==> flow/design.v <==
interface data_req_if #(
    parameter int unsigned DataWidth = 32,
    parameter int unsigned AddrWidth = 32
);
    logic                 valid;
    logic                 ready;
    logic [AddrWidth-1:0] addr;
    logic [DataWidth-1:0] data;
    logic                 wr;
    logic                 rd;
    modport in  (
        input valid,
        output ready,
        input addr,
        input data,
        input wr,
        input rd
    );
    modport out (
        output valid,
        input ready,
        output addr,
        output data,
        output wr,
        output rd
    );
endinterface
interface data_res_if #(
    parameter int unsigned DataWidth = 64
);
    logic                 valid;
    logic                 ready;
    logic                 error;
    logic [DataWidth-1:0] data;
    modport in  (
        input valid,
        output ready,
        input error,
        input data
    );
    modport out (
        output valid,
        input ready,
        output error,
        output data
    );
endinterface
interface tag_data_if #(
    parameter int unsigned TagWidth = 18
);
    logic [TagWidth-1:0] tag;
    logic                valid;
    modport in  (
        input tag,
        input valid
    );
    modport out (
        output tag,
        output valid
    );
endinterface
interface axi_req_if #(
    parameter int unsigned AddrWidth = 32,
    parameter int unsigned DataWidth = 64
);
    logic                 valid;
    logic                 done;
    logic                 ready;
    logic [AddrWidth-1:0] addr;
    logic [DataWidth-1:0] data;
    modport master (
        output valid,
        output done,
        input  ready,
        output addr,
        output data
    );
    modport slave (
        input  valid,
        input  done,
        output ready,
        input  addr,
        input  data
    );
endinterface  
interface mem_if #(
    parameter int unsigned NumBanks     = 4,
    parameter int unsigned DataBusWidth = 64,
    parameter int unsigned AddrWidth    = 10
);
    logic [NumBanks-1:0]         en;
    logic [(DataBusWidth/8)-1:0] we;
    logic [AddrWidth-1:0]        addr;
    logic [DataBusWidth-1:0]     din;
    logic [DataBusWidth-1:0]     dout[NumBanks];
    modport master (
        output en,
        output we,
        output addr,
        output din,
        input  dout
    );
    modport slave (
        input  en,
        input  we,
        input  addr,
        input  din,
        output dout
    );
endinterface  
module fetch #(
    parameter int unsigned XLEN = 32
) (
    input             clk_i,
    input             rst_i,
    input             en_i,
    input             stall_i,
    input             branch_i,
    input  [XLEN-1:0] branch_pc_i,
    input  [XLEN-1:0] reset_pc_i,
    output            valid_o,
    output [XLEN-1:0] pc_o
);
    logic [XLEN-1:0] pc_next;
    logic [XLEN-1:0] pc_out;
    logic            pc_valid;
    logic            valid_pipe;
    pc #(
        .XLEN(XLEN)
    ) u_pc (
        .clk_i(clk_i),
        .rst_i(rst_i),
        .en_i(en_i & ~stall_i),
        .pc_i(pc_next),
        .reset_pc_i(reset_pc_i),
        .valid_o(pc_valid),
        .pc_o(pc_out)
    );
    assign pc_next = branch_i ? branch_pc_i : (pc_out + 32'h8);
    pipeline_skid_buffer #(
        .DataWidth(XLEN)
    ) u_pc_pipe_buffer (
        .clk_i(clk_i),
        .rst_i(rst_i),
        .valid_i(pc_valid & ~stall_i),
        .data_i(pc_out),
        .ready_o( ),
        .ready_i(~stall_i),
        .valid_o(valid_pipe),
        .data_o(pc_o)
    );
    assign valid_o = valid_pipe;
endmodule
module pc #(
    parameter int unsigned XLEN = 32
) (
    input             clk_i,
    input             rst_i,
    input             en_i,
    input  [XLEN-1:0] pc_i,
    input  [XLEN-1:0] reset_pc_i,
    output            valid_o,
    output [XLEN-1:0] pc_o
);
    logic [XLEN-1:0] pc_q;
    logic            valid;
    always_ff @(posedge clk_i) begin
        if (rst_i) begin
            pc_q  <= reset_pc_i;
            valid <= 1'b0;
        end else if (en_i) begin
            pc_q  <= pc_i;
            valid <= 1'b1;
        end else if (!en_i) begin
            valid <= 1'b0;
        end
    end
    assign pc_o    = pc_q;
    assign valid_o = valid;
endmodule
module pipeline_skid_buffer #(
    parameter int unsigned DataWidth = 32
) (
    input                  clk_i,
    input                  rst_i,
    input                  valid_i,
    input  [DataWidth-1:0] data_i,
    output                 ready_o,
    input                  ready_i,
    output                 valid_o,
    output [DataWidth-1:0] data_o
);
    typedef enum logic {
        StPipe = 1'b0,
        StSkid = 1'b1
    } state_e;
    state_e               state_q;
    logic [DataWidth-1:0] data_q, data_buff_q;
    logic                 valid_q, ready_q;
    logic                 ready;
    assign ready   = ready_i || ~valid_q;
    assign ready_o = ready_q;
    assign data_o  = data_q;
    assign valid_o = valid_q;
    always_ff @(posedge clk_i) begin
        if (rst_i) begin
            state_q     <= StPipe;
            data_q      <= '0;
            data_buff_q <= '0;
            valid_q     <= 1'b0;
            ready_q     <= 1'b0;
        end
        else begin
            unique case (state_q)
                StPipe : begin
                    if (ready) begin
                        data_q  <= data_i;
                        valid_q <= valid_i;
                        ready_q <= 1'b1;
                    end
                    else if (valid_i) begin
                        data_buff_q <= data_i;
                        ready_q     <= 1'b0;
                        state_q     <= StSkid;
                    end
                end
                StSkid : begin
                    if (ready_i) begin
                        data_q  <= data_buff_q;
                        valid_q <= 1'b1;
                        ready_q <= 1'b1;
                        state_q <= StPipe;
                    end
                end
            endcase
       end
    end
endmodule
---- Tool chain data of fetch ----
Tool output for the design above, in the order of the flow.
Line numbers count from 1 in the design file above.
Not given: n/a
inputs
  top ..................................... fetch
  clock input ............................. clk_i
  library ................................. sky130hd
  corner .................................. tt_025C_1v80

---- After elaboration ----
Source: Yosys, flattened and elaborated, memories not mapped. Widths are those after wreduce. Registers that Yosys merges into a memory's read port (data or address) are not register bits. Print and check cells do not count. Equal cells are merged and count once.
word-level totals
  output and inout port bits .............. 33
  input bits .............................. 69
  cells after elaboration ................. 33
  flip-flop bits (word level) ............. 99
cells by class
  equality and inequality tests ........... 2
  multiplexer cells ....................... 14
  add/sub/neg operators ................... 1
  bitwise gates (word level) .............. 6
  reductions and logical operators ........ 4
operator list
  cell                                                      count
  32-bit two-way mux                                        5
  32-bit parallel mux with 2-bit select                     1
  32-bit by 4-bit adder with 32-bit output with constant B  1
  1-bit two-way mux                                         6
  1-bit inverter                                            4
  1-bit parallel mux with 2-bit select                      2
  3-bit AND reduction                                       1
  1-bit bitwise AND                                         2
  2-bit by 1-bit != test with 1-bit output with constant B  1
  2-bit != test with constant B                             1
  2-bit AND reduction                                       1
  2-bit nonzero test                                        1
  1-bit logical OR                                          1

---- Longest topological paths ----
Depth = most cells in a row (Yosys ltp): at word level without a register or memory, in the mapped netlist without a sequential cell, where the memories' decode and read muxes count.
depth
  depth after elaboration ................. 5
  ABC_AREA ................................ 0
  mapped depth ............................ 7
  gate-level depth less buffers ........... 6

---- After synthesis ----
The flow's flattened synthesis, as Yosys stat reports it; memories are mapped. The netlist is that of the ABC_AREA named above (0 if unset); the other value can give another one.
Totals and module areas in this step are rounded.
cell types
  cell type                  count  area in all (µm²)
  sky130_fd_sc_hd__dfxtp_1   67     1.34E+03
  sky130_fd_sc_hd__edfxtp_1  32     960.922
  sky130_fd_sc_hd__mux2i_1   37     370.355
  sky130_fd_sc_hd__a211oi_1  32     240.23
  sky130_fd_sc_hd__nor2b_1   33     206.448
  sky130_fd_sc_hd__nor2_1    46     172.666
  sky130_fd_sc_hd__xnor2_1   16     140.134
  sky130_fd_sc_hd__nand2_1   25     93.84
  sky130_fd_sc_hd__clkbuf_1  23     86.333
  sky130_fd_sc_hd__a22oi_1   11     82.579
  sky130_fd_sc_hd__o21ai_0   13     65.062
  sky130_fd_sc_hd__a21oi_1   12     60.058
  sky130_fd_sc_hd__xor2_1    5      43.792
  sky130_fd_sc_hd__nor3_2    4      40.038
  sky130_fd_sc_hd__nand4_2   3      37.536
  sky130_fd_sc_hd__a22o_1    4      35.034
  sky130_fd_sc_hd__o21ai_1   7      35.034
  sky130_fd_sc_hd__and3_1    5      31.28
Not listed: further types 24, cells in them 62.
synthesis totals
  mapped cells ............................ 437
  flip-flop cells ......................... 99
  buffers ................................. 29
  cell area after synthesis ............... 4437 µm²
  area of sequential cells ................ 2302 µm²
The figures by module come from a second, unflattened synthesis with its own total; it is not the netlist above.
unflattened totals
  cells (unflattened synthesis) ........... 531
  area total of the unflattened synthesis .. 5120 µm²
Each row is one instance without its submodules.
by module
  module                                times used  sequential area (µm²)  cells  area (µm²)
  pipeline_skid_buffer #(DataWidth=32)  1           1341                   295    2640
  pc #(XLEN=32)                         1           980.9                  71     1530
  fetch                                 1           0.0                    165    949.7

---- Timing after synthesis ----
Source: OpenSTA report_checks on the synthesized netlist (no wires, ideal clock, input and output delay 20% of the period each), path of least setup slack; recovery checks are left aside. Register names are those of the netlist, which keeps one name where synthesis merged equal registers.
path post-synthesis
  path kind ............................... input-to-reg
  start ................................... input rst_i
  end ..................................... register u_pc.pc_q[10]
  setup slack ............................. 1188 ps
  library setup time ...................... 386 ps
  delay of the path ....................... 1548 ps
  period .................................. 3420 ps
  launch time at the first pin ............ 684 ps
  data required time ...................... 3034 ps
  input delay ............................. 684 ps
  path buffers ............................ 1
  arrival time ............................ 1846 ps
  stages .................................. 3
  synthesis period reached ................ 2232 ps
"delay of the path" = arrival - input delay + setup time.
"stages" counts driving pins, that of a launching flip-flop among them; a cell with two outputs on the path counts twice.
"synthesis period reached" = period - worst setup slack (recovery checks aside). The figure is calculated, with input and output delays left at 20% of the set period.
Between the ends stands the longest chain of elaborated cells between them, by number of cells; it is not shown to be the way that was timed. Of several equally long chains one is given.
Each line given opens the expression or statement behind the cell; cells for indexed reads and writes are added by Yosys, which also makes memories of some case tables.
The path ends at the enable pin of a flip-flop; only ways to that pin are counted.
between the ends, post-synthesis
  cell sequence ........................... sky130_fd_sc_hd__clkbuf_1 sky130_fd_sc_hd__clkinv_1 sky130_fd_sc_hd__nand2_1
  length of the longest elaborated chain .. 1
  elaborated cells on any way between the ends .. 1
  RTL lines with such cells ............... 0
  those cells by class .................... reduce/logical (1)
RTL lines, path post-synthesis
  element             line  source
  start: declaration  115   input             rst_i,
  2-bit nonzero test  n/a
  end: assignment     169   pc_q  <= reset_pc_i;
  end: assignment     172   pc_q  <= pc_i;
  end: declaration    165   logic [XLEN-1:0] pc_q;

---- Path in the finished layout ----
From the final timing report of flow run 1: the path of least setup slack in the routed layout; clock arrival at registers is part of the times.
The path's times are printed in steps of 10 ps; the period is the one set.
path post-layout
  path kind ............................... reg-to-reg
  start ................................... register u_pc.pc_q[18]
  end ..................................... register u_pc.pc_q[27]
  launch time at the first pin ............ 360 ps
  period .................................. 1400 ps
  setup slack ............................. -430 ps
  library setup time ...................... 240 ps
  arrival time ............................ 1950 ps
  stages .................................. 6
  path buffers ............................ 0
  data required time ...................... 1530 ps
Between the ends stands the longest chain of elaborated cells between them, by number of cells; it is not shown to be the way that was timed. Of several equally long chains one is given.
between the ends, post-layout
  cell sequence ........................... sky130_fd_sc_hd__edfxtp_1 sky130_fd_sc_hd__nand4_2 sky130_fd_sc_hd__or4_4 sky130_fd_sc_hd__o31a_1 sky130_fd_sc_hd__o31ai_2 sky130_fd_sc_hd__o21ai_1
  length of the longest elaborated chain .. 4
  elaborated cells on any way between the ends .. 4
  RTL lines with such cells ............... 3
  those cells by class .................... add/sub (1); mux (3)
RTL lines, path post-layout
  element                                   line  source
  start: declaration                        165   logic [XLEN-1:0] pc_q;
  start: assignment                         169   pc_q  <= reset_pc_i;
  start: assignment                         172   pc_q  <= pc_i;
  32-bit by 4-bit adder with 32-bit output  139   assign pc_next = branch_i ? branch_pc_i : (pc_out + 32'h8);
  32-bit two-way mux                        139
  32-bit two-way mux                        171   end else if (en_i) begin
  32-bit two-way mux                        168   if (rst_i) begin
  end: assignment                           169
  end: assignment                           172
  end: declaration                          165

Hand-over note for fetch

Design fetch on sky130hd. What follows are 2 stored runs of the flow, each under its own settings; their order means nothing. The constraints put input and output delay at 20% of the set period each and load the outputs with 0.01 pF.
"reached clock period" = clock period - worst setup slack. The figure is calculated, with input and output delays left at 20% of the set period.
By "worst setup path time" is meant the share of the clock period that the worst setup path is allowed (20% is reserved at inputs, 20% at outputs), minus its slack. Clock arrival times at its registers enter into it.
"power" rests on the timing tool's default activity at the inputs, not on a simulated workload.
"worst setup path time" is known to 10 ps.
The measured numbers are rounded.

---- flow run 1 ----
settings
  period_ns = 1.4
  CAP_MARGIN = 20
  CORE_MARGIN = 2
  CORE_UTILIZATION = 40
  SLEW_MARGIN = 20
results
  area of the synthesized netlist ......... 4437 µm²
  area inside the die boundary ............ 11950 µm²
  total negative slack .................... -6745 ps
  worst hold slack in the final report .... 347 ps
  area of the standard cells in the finished layout .. 6601 µm²
  power ................................... 6.629 mW
  worst setup slack after layout .......... -425 ps
  reached clock period .................... 1825 ps
  worst setup path time ................... 1830 ps
  worst setup path type ................... reg-to-reg
  post-layout utilization ................. 60.9 %

---- flow run 2 ----
settings
  period_ns = 2.82
  CORE_UTILIZATION = 19
  GPL_TIMING_DRIVEN = 0
  GPL_ROUTABILITY_DRIVEN = 0
  CAP_MARGIN = 30
  MIN_ROUTING_LAYER = met2
  MAX_ROUTING_LAYER = met4
  CORE_MARGIN = 2
  SLEW_MARGIN = 20
results
  area of the synthesized netlist ......... 4437 µm²
  area inside the die boundary ............ 24590 µm²
  total negative slack .................... 0 ps
  worst hold slack in the final report .... 467 ps
  area of the standard cells in the finished layout .. 6141 µm²
  power ................................... 3.370 mW
  worst setup slack after layout .......... 518 ps
  reached clock period .................... 2302 ps
  worst setup path time ................... 1740 ps
  worst setup path type ................... input-to-reg
  post-layout utilization ................. 27.0 %

End of note.
